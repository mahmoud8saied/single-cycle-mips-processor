==> flow/design.v <==
module Counter_32b (
    input wire [31:0] IN,
    input wire        clk,
    input wire        rst,
    output reg [31:0] Counter_Value
);
always @ (posedge clk or negedge rst )
begin
    if (!rst)
    begin
        Counter_Value <= 32'b0;
    end 
    else 
    begin
        Counter_Value <= Counter_Value + 32'b1;
    end 
end
endmodule
== Tool chain data of Counter_32b ==
Tool output for the design above, in the order of the flow.
Lines are those of the file above, counted from 1.
Library cell names are shortened.
The mark -- stands for no value.

* Design top: Counter_32b
* Clock port: clk
* Standard-cell library: sky130hd
* Library corner: tt_025C_1v80

== Word level ==
Yosys after proc, flatten, opt, wreduce and memory -nomap, before mapping. Enables and synchronous resets that opt folds into registers are not counted as muxes. Memory bits, and registers merged into a memory's read port (data or address), are not among the register bits. Print and check cells are not counted. Equal cells are merged and count once.

* Register bits after elaboration: 32
* Output and inout bits: 32
* Input port bits: 34
* Elaborated cells: 2

* Add/sub/neg operators: 1

{| class="wikitable"
|+ Operators with widths
! kind !! number
|-
| adder 32 x 1 -> 32 bit (second input constant) || 1
|}

== Depth ==
Longest topological path by Yosys (ltp), each cell counted once; first at word level (registers and memories cut), then after technology mapping (sequential cells cut; the memories' decode and read muxes count).

* Depth after elaboration: 1
* ABC_AREA: 1
* Gate-level depth with buffers: 8
* Gate-level depth less buffers: 8

== Mapped cells and area ==
Source: synth_stat.txt of the flow (Yosys; design flattened, memories mapped). It holds for the ABC_AREA given above (unset counts as 0); a run with the other value may have another netlist.

* Sequential part of the area: 800.8 um2
* Cell count: 221
* Flip-flops: 32
* Buffers: 0
* Synthesis area: 1,788.0 um2

{| class="wikitable"
|+ Cells by type
! cell type !! number !! area in all (um2)
|-
| dfrtp_1 || 32 || 800.768
|-
| nand2_1 || 88 || 330.317
|-
| nor2_1 || 29 || 108.854
|-
| xor2_1 || 8 || 70.067
|-
| inv_1 || 18 || 67.565
|-
| nor2_4 || 6 || 67.565
|-
| nand3b_1 || 8 || 60.058
|-
| nor2_8 || 3 || 60.058
|-
| xnor2_1 || 5 || 43.792
|-
| nand3_1 || 7 || 35.034
|-
| nand2_4 || 3 || 33.782
|-
| xor2_2 || 2 || 32.531
|-
| nor2_2 || 5 || 31.28
|-
| nand2_2 || 4 || 25.024
|-
| ha_1 || 1 || 12.512
|-
| o21ai_0 || 1 || 5.005
|-
| inv_2 || 1 || 3.754
|}

== Timing after synthesis ==
Path of least setup slack by OpenSTA after synthesis, without wires, with an ideal clock, recovery checks aside; 20% of the period is set as input and as output delay. Where synthesis merged equal registers, the netlist keeps one of their names.

* Path type: register to register
* Start point: register Counter_Value[1]
* End point: register Counter_Value[20]
* Delay of the path: 1,355 ps
* Path slack: 615 ps
* Launch time at the first pin: 0 ps
* Arrival: 1,238 ps
* Period: 1,970 ps
* Path buffers: 0
* Library setup time: 117 ps
* Stages on the path: 9
* Data required time: 1,853 ps
* Period reached after synthesis: 1,355 ps

"delay of the path" = arrival - input delay + setup time.
"stages on the path": output pins that drive a net of the path, with the launching flip-flop's if there is one; two outputs of one cell count as two.
"period reached after synthesis" is the clock period less the worst setup slack; recovery checks do not enter. This is arithmetic on one report: input and output delays are still those of the set period (20% each).
The rows between start and end are the longest chain of elaborated cells between them; the timing report does not say that the signal goes this way. Where chains are equally long, one stands for them.
A line is the first line of the expression or statement that the cell stems from. Yosys adds cells for indexed reads and writes and turns some case tables into memories.

* Cell sequence: dfrtp_1 -> ha_1 -> nand2_2 -> nor2_8 -> nand2_4 -> nor2_8 -> nand2_1 -> nand2_1 -> nand2_1
* Length of the longest elaborated chain: 1
* Elaborated cells on any way between the ends: 1
* Source lines of those cells: 1
* Those cells by class: 1 x add/sub

{| class="wikitable"
|+ RTL lines, path after synthesis
! item !! line !! text
|-
| from (decl) || 5 || <nowiki>output reg [31:0] Counter_Value</nowiki>
|-
| from (assign) || 11 || <nowiki>Counter_Value <= 32'b0;</nowiki>
|-
| from (assign) || 15 || <nowiki>Counter_Value <= Counter_Value + 32'b1;</nowiki>
|-
| adder 32 x 1 -> 32 bit || 15 ||
|-
| to (assign) || 11 ||
|-
| to (assign) || 15 ||
|-
| to (decl) || 5 ||
|}

== Worst path after layout ==
Path of least setup slack in the final report of run 1 (OpenROAD, finished layout, wires in). Where an end is a register, its clock arrival counts in the times.
The path's times are printed in steps of 10 ps; the period is the one set.

* Path type: register to register
* Start point: register Counter_Value[0]
* End point: register Counter_Value[16]
* Launch time at the first pin: 280 ps
* Data required time: 1,310 ps
* Library setup time: 70 ps
* Stages on the path: 8
* Path slack: -250 ps
* Arrival: 1,560 ps
* Path buffers: 1
* Period: 1,100 ps

The rows between start and end are the longest chain of elaborated cells between them; the timing report does not say that the signal goes this way. Where chains are equally long, one stands for them.

* Cell sequence: dfrtp_1 -> ha_4 -> nand2_4 -> nor2_8 -> nand2_8 -> nor2_8 -> buf_12 -> xor2_2
* Length of the longest elaborated chain: 1
* Elaborated cells on any way between the ends: 1
* Source lines of those cells: 1
* Those cells by class: 1 x add/sub

{| class="wikitable"
|+ RTL lines, path post-layout
! item !! line !! text
|-
| from (decl) || 5 || <nowiki>output reg [31:0] Counter_Value</nowiki>
|-
| from (assign) || 11 || <nowiki>Counter_Value <= 32'b0;</nowiki>
|-
| from (assign) || 15 || <nowiki>Counter_Value <= Counter_Value + 32'b1;</nowiki>
|-
| adder 32 x 1 -> 32 bit || 15 ||
|-
| to (assign) || 11 ||
|-
| to (assign) || 15 ||
|-
| to (decl) || 5 ||
|}

FLOW RESULTS
============

Settings and measured results of 2 stored flow runs for module Counter_32b (sky130hd), not sorted in any way. The constraints put input and output delay at 20% of the set period each and load the outputs with 0.01 pF.
"achieved period": clock period set for the run, less the worst setup slack. It is reckoned from that one timing run; input and output delays stay at 20% of the period that was set.
"allowed time less slack (worst setup path)" = time allowed to the worst setup path (clock period - input delay - output delay, where it has them) - its slack; a late launch clock adds to it, a late capture clock takes from it.
"total design power" rests on the timing tool's default activity at the inputs, not on a simulated workload.
"allowed time less slack (worst setup path)" is known to 10 ps.

=== Run 1 ===
{| class="wikitable"
! Setting !! Value
|-
| period_ns || 1.1
|-
| CORE_UTILIZATION || 46
|-
| SETUP_SLACK_MARGIN || 0.21
|-
| PLACE_DENSITY_LB_ADDON || 0.09
|-
| CORE_MARGIN || 3
|-
| TNS_END_PERCENT || 70
|-
| ABC_AREA || 1
|-
| CTS_CLUSTER_DIAMETER || 354
|-
| CAP_MARGIN || 40
|-
| MAX_ROUTING_LAYER || met4
|-
| SLEW_MARGIN || 20
|-
! Result !! Value
|-
| Synthesis area || 1,788.0 um2
|-
| Area inside the die boundary || 4,671.0 um2
|-
| Final utilization || 78.4%
|-
| Worst setup slack after layout || -247 ps
|-
| Total design power || 0.002149 W
|-
| Achieved period || 1,347 ps
|-
| Allowed time less slack (worst setup path) || 1,350 ps
|-
| Kind of the worst setup path || register to register
|}

=== Run 2 ===
{| class="wikitable"
! Setting !! Value
|-
| period_ns || 2.9
|-
| CORE_UTILIZATION || 32
|-
| PLACE_DENSITY_LB_ADDON || 0.0
|-
| CORE_ASPECT_RATIO || 0.56
|-
| GPL_TIMING_DRIVEN || 1
|-
| CTS_CLUSTER_SIZE || 26
|-
| SLEW_MARGIN || 0
|-
| MAX_ROUTING_LAYER || met5
|-
| CAP_MARGIN || 20
|-
| CORE_MARGIN || 2
|-
! Result !! Value
|-
| Synthesis area || 1,478.9 um2
|-
| Area inside the die boundary || 5,204.6 um2
|-
| Final utilization || 44.5%
|-
| Worst setup slack after layout || 923 ps
|-
| Total design power || 0.0008255 W
|-
| Achieved period || 1,977 ps
|-
| Allowed time less slack (worst setup path) || 1,980 ps
|-
| Kind of the worst setup path || register to register
|}
